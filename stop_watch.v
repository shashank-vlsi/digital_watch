==> flow/design.v <==
`timescale 1ns / 1ps
module button_control(clk, rst, button, valid_response);
input clk,rst,button;
output reg valid_response;
reg [31:0] counter;
always@(posedge clk)
begin
if(rst)
    counter<=0;
else begin 
    if(button & counter<100000001)
    counter<=counter+1;
    else if(!button)
    counter<=0;
end
end 
always@(posedge clk)
begin 
    if(rst)
    valid_response<=1'b0;
    else 
    begin
    if(counter==100000000)
        valid_response<=1'b1;
    else 
    valid_response<= 1'b0;
    end
end
endmodule
`timescale 1ns / 1ps
module hr(
    input clk,
    input rst,
    input [5:0] min,
    input mode,
    input change_hour,
    input valid_response,
    output reg [5:0] hour
);
reg [5:0] min_prev;
always @(posedge clk)
begin
    min_prev <= min;    
    if (rst) begin
        hour <= 0;
    end
    else if (mode && change_hour && valid_response) begin
        if (hour == 23)
            hour <= 0;
        else
            hour <= hour + 1;
    end
    else if (min_prev == 59 && min == 0) begin
        if (hour == 23)
            hour <= 0;
        else
            hour <= hour + 1;
    end
end
endmodule
`timescale 1ns / 1ps
module minute(
    input clk,
    input rst,
    input [5:0] second,
    input mode,
    input change_minute,
    input valid_response,
    output reg [5:0] minute
);
reg [5:0] second_prev;
always @(posedge clk)
begin
    second_prev <= second;    
    if (rst) begin
        minute <= 0;
    end
    else if (mode && change_minute && valid_response) begin
        if (minute == 59)
            minute <= 0;
        else
            minute <= minute + 1;
    end
    else if (second_prev == 59 && second == 0) begin
        if (minute == 59)
            minute <= 0;
        else
            minute <= minute + 1;
    end
end
endmodule
`timescale 1ns / 1ps
module mode(
    input mode,
    input [1:0] in,
    input [5:0] sec, min, hr,
    output reg change_second,
    output reg change_minute,
    output reg change_hour,
    output reg [5:0] out
);
always @(*) 
begin
    change_second = 0;
    change_minute = 0;
    change_hour   = 0;
    case(in)
        2'b00: out = sec;
        2'b01: out = min;
        2'b10: out = hr;
        default: out = sec;
    endcase
    if (mode) begin
        case(in)
            2'b00: change_second = 1;
            2'b01: change_minute = 1;
            2'b10: change_hour   = 1;
        endcase
    end
end
endmodule
`timescale 1ns / 1ps
module sec(
    input clk,
    input rst,
    input mode,
    input change_second,
    input valid_response,
    output reg [5:0] second
);
reg [31:0] counter;
always @(posedge clk)
begin
    if (rst) begin
        second  <= 0;
        counter <= 0;
    end
    else if (mode) begin
        if (change_second && valid_response) begin
            counter <= 0;
            if (second == 59)
                second <= 0;
            else
                second <= second + 1;
        end
    end
    else begin
        if (counter == 100000000 - 1) begin
            counter <= 0;
            if (second == 59)
                second <= 0;
            else
                second <= second + 1;
        end
        else begin
            counter <= counter + 1;
        end
    end
end
endmodule
`timescale 1ns / 1ps
module stop_watch(clk,rst,mode,out,button,in);
input clk,rst,mode,button;
input [1:0] in;
output [5:0] out;
wire [5:0] sec,min,hr;
wire valid_response;
wire change_second,change_minute,change_hour;
sec A(
 clk,
 rst,
 mode,
 change_second,
 valid_response,
 sec
);
minute B(
 clk,
 rst,
 sec,
 mode,
 change_minute,
 valid_response,
 min
);
hr C(
 clk,
 rst,
 min,
 mode,
 change_hour,
 valid_response,
 hr
);
button_control D(clk, rst, button, valid_response);
mode E(
 mode,
 in,
 sec, min, hr,
 change_second,
 change_minute,
 change_hour,
 out
);
endmodule
Tool chain data of stop_watch
Tool output for the design above, in the order of the flow.
Lines are those of the file above, counted from 1.
Operators carry their Yosys type and port widths (W data, S select, Z words).
Library cell names are shortened.
The mark - stands for no value.
- design top: stop_watch
- clock input: clk
- cell library: sky130hd
- library corner: tt_025C_1v80

Word level
Yosys after proc, flatten, opt, wreduce and memory -nomap, before mapping. Memory bits, and registers merged into a memory's read port (data or address), are not among the register bits. Print and check cells are not counted. Equal cells are merged and count once.
- noted add/subtract/negate cells: 5
- order comparisons: 1
- equality and inequality tests: 11
- noted mux-type cells: 23
- bitwise logic cells: 1
- reduce/logical cells: 14
- operators by type and width (kind ; count):
    $mux W32 ; 5
    $add A32 B1 Y32 const B ; 2
    $eq A32 B27 Y1 const B ; 2
    $mux W6 ; 10
    $lt A32 B27 Y1 const B ; 1
    $eq A6 B6 Y1 const B ; 4
    $add A6 B1 Y6 const B ; 3
    $logic_not A6 Y1 ; 2
    $pmux W6 S2 ; 1
    $logic_and A1 B1 Y1 ; 7
    $mux W1 ; 7
    $reduce_bool A2 Y1 ; 3
    $eq A6 B5 Y1 const B ; 1
    $ne A2 B1 Y1 const B ; 2
    $eq A2 B1 Y1 const B ; 1
    $eq A2 B2 Y1 const B ; 1
    $logic_not A2 Y1 ; 1
    $reduce_and A2 Y1 ; 1
    $and A1 B1 Y1 ; 1
- flip-flop bits (word level): 95

Logic depth
Longest topological path by Yosys (ltp), each cell counted once; first at word level (registers and memories cut), then after technology mapping (sequential cells cut; the memories' decode and read muxes count).
- depth in word-level cells: 6
- noted ABC_AREA: 0
- depth in mapped cells at 9

Mapped cells and area
Source: synth_stat.txt of the flow (Yosys; design flattened, memories mapped). It holds for the ABC_AREA given above (unset counts as 0); a run with the other value may have another netlist.
Totals and module areas in this step are rounded.
- cell types (cell type ; count):
    dfxtp_1 ; 95
    a21oi_1 ; 48
    nand3_1 ; 48
    nand2_1 ; 44
    nand4_1 ; 26
    or4_1 ; 21
    ha_1 ; 11
    o31ai_1 ; 17
    nor2_1 ; 30
    and3_1 ; 16
    mux2i_1 ; 10
    o21ai_0 ; 17
    nor4_1 ; 13
    and2_1 ; 12
    clkbuf_1 ; 20
    inv_1 ; 19
    or3_1 ; 11
    and4_1 ; 7
Not listed: further types 47, cells in them 122.
- noted cells in the netlist: 587
- chip area (Yosys) at 4948 µm²
- noted flip-flop cells: 95
By module: a second synthesis without flattening, with its own total; a netlist apart from the flattened one above.
- cell total of the unflattened synthesis at 589
- noted area total of the unflattened synthesis: 4930 µm²
Each row is one instance without its submodules.
- by module (module ; times used ; cells ; area (µm²) ; sequential area (µm²)):
    sec ; 1 ; 268 ; 2076 ; 760.7
    button_control ; 1 ; 207 ; 1765 ; 660.6
    minute ; 1 ; 43 ; 470.5 ; 240.2
    hr ; 1 ; 44 ; 447.9 ; 240.2
    mode ; 1 ; 27 ; 170.2 ; 0.0
    stop_watch ; 1 ; 0 ; 0.0 ; 0.0

Timing after synthesis
Source: OpenSTA report_checks on the synthesized netlist (no wires, ideal clock, input and output delay 20% of the period each), path of least setup slack; recovery checks are left aside. Register names are those of the netlist, which keeps one name where synthesis merged equal registers.
- path kind: reg2reg
- start point: register D.counter[0]
- end point: register D.counter[20]
- clock period at 2780 ps
- setup time at 70 ps
- noted launch time at the first pin: 0 ps
- arrival time: 2005 ps
- noted required time: 2710 ps
- path slack at 704 ps
- noted path delay: 2075 ps
- noted driving pins on the path: 9
- noted path buffers: 1
- synthesis period reached at 2076 ps
"path delay" is the arrival time less input delay plus setup time.
"driving pins on the path": output pins that drive a net of the path, with the launching flip-flop's if there is one; two outputs of one cell count as two.
"synthesis period reached" = period - worst setup slack (recovery checks aside). The figure is calculated, with input and output delays left at 20% of the set period.
Between the ends stands the longest chain of elaborated cells between them, by number of cells; it is not shown to be the way that was timed. Of several equally long chains one is given.
A line is the first line of the expression or statement that the cell stems from. Yosys adds cells for indexed reads and writes and turns some case tables into memories.
A register here has more assigning lines than the two given.
- path through: dfxtp_1 -> inv_1 -> ha_1 -> nor4b_1 -> a21boi_0 -> o2111a_1 -> buf_6 -> or4_1 -> a21oi_1
- length of the longest elaborated chain at 3
- RTL lines, path post-synthesis (what ; line ; source):
    start: declaration ; 5 ; reg [31:0] counter;
    start: assignment ; 9 ; counter<=0;
    start: assignment ; 12 ; counter<=counter+1;
    $lt A32 B27 Y1 ; 11 ; if(button & counter<100000001)
    $and A1 B1 Y1 ; 11 ;
    $mux W32 ; 11 ;
    end: assignment ; 9 ;
    end: assignment ; 12 ;
    end: declaration ; 5 ;

Path in the finished layout
From the final timing report of run 1: the path of least setup slack in the routed layout; clock arrival at registers is part of the times.
The report prints the path's times to 10 ps; the period is as set.
- path kind: reg2reg
- start point: register D.counter[27]
- end point: register D.counter[21]
- clock period at 2880 ps
- setup time at 60 ps
- noted launch time at the first pin: 350 ps
- arrival time: 2370 ps
- noted required time: 3170 ps
- path slack at 800 ps
- noted driving pins on the path: 7
- noted path buffers: 1
Between the ends stands the longest chain of elaborated cells between them, by number of cells; it is not shown to be the way that was timed. Of several equally long chains one is given.
A register here has more assigning lines than the two given.
- path through: dfxtp_1 -> or4_4 -> nor2_4 -> o21ai_2 -> buf_4 -> or4_1 -> a21oi_1
- length of the longest elaborated chain at 3
- RTL lines, path post-layout (what ; line ; source):
    start: declaration ; 5 ; reg [31:0] counter;
    start: assignment ; 9 ; counter<=0;
    start: assignment ; 12 ; counter<=counter+1;
    $lt A32 B27 Y1 ; 11 ; if(button & counter<100000001)
    $and A1 B1 Y1 ; 11 ;
    $mux W32 ; 11 ;
    end: assignment ; 9 ;
    end: assignment ; 12 ;
    end: declaration ; 5 ;

Memo
Re: implementation data of stop_watch

Design stop_watch on sky130hd. What follows are 2 stored runs of the flow, each under its own settings; their order means nothing. The constraints put input and output delay at 20% of the set period each and load the outputs with 0.01 pF.
"reached clock period" = clock period - worst setup slack. The figure is calculated, with input and output delays left at 20% of the set period.
"time of the worst setup path" means the part of the period allowed to the worst setup path (the constraints hold back 20% at inputs and 20% at outputs) less its slack; where the path has registers, the arrival times of their clocks count too.
"total design power" is the tool's figure for a default switching activity; nothing was simulated.
"time of the worst setup path" is given in steps of 10 ps.
Results are given in rounded form.

Run 1
Settings were period_ns = 2.88; CORE_UTILIZATION = 29; SETUP_SLACK_MARGIN = 0.7; PLACE_DENSITY_LB_ADDON = 0.22; CORE_MARGIN = 7; ABC_AREA = 0; GPL_TIMING_DRIVEN = 1; GPL_ROUTABILITY_DRIVEN = 0; CAP_MARGIN = 15; SLEW_MARGIN = 20
- Yosys chip area after synthesis: 4948 µm²
- area of the die: 20920 µm²
- standard-cell area of the final layout at 5983 µm²
- utilization after layout at 36.0 %
- noted the setup slack of the worst path: 797 ps
- noted the total negative slack: 0 ps
- noted the worst hold slack in the final report: 415 ps
- noted the total design power: 2.662 mW
- reached clock period: 2083 ps
- time of the worst setup path at 2080 ps
- critical path kind: reg2reg

Run 2
Settings were period_ns = 4.17; CORE_UTILIZATION = 18; PLACE_DENSITY = 0.45; CORE_ASPECT_RATIO = 1.05; CORE_MARGIN = 7; CELL_PAD_IN_SITES_DETAIL_PLACEMENT = 2; GPL_TIMING_DRIVEN = 1; GPL_ROUTABILITY_DRIVEN = 1; SLEW_MARGIN = 5; CAP_MARGIN = 20
- Yosys chip area after synthesis: 4948 µm²
- area of the die: 32330 µm²
- standard-cell area of the final layout at 5754 µm²
- utilization after layout at 21.2 %
- noted the setup slack of the worst path: 657 ps
- noted the total negative slack: 0 ps
- noted the worst hold slack in the final report: 409 ps
- noted the total design power: 1.880 mW
- reached clock period: 3513 ps
- time of the worst setup path at 1840 ps
- critical path kind: in2out
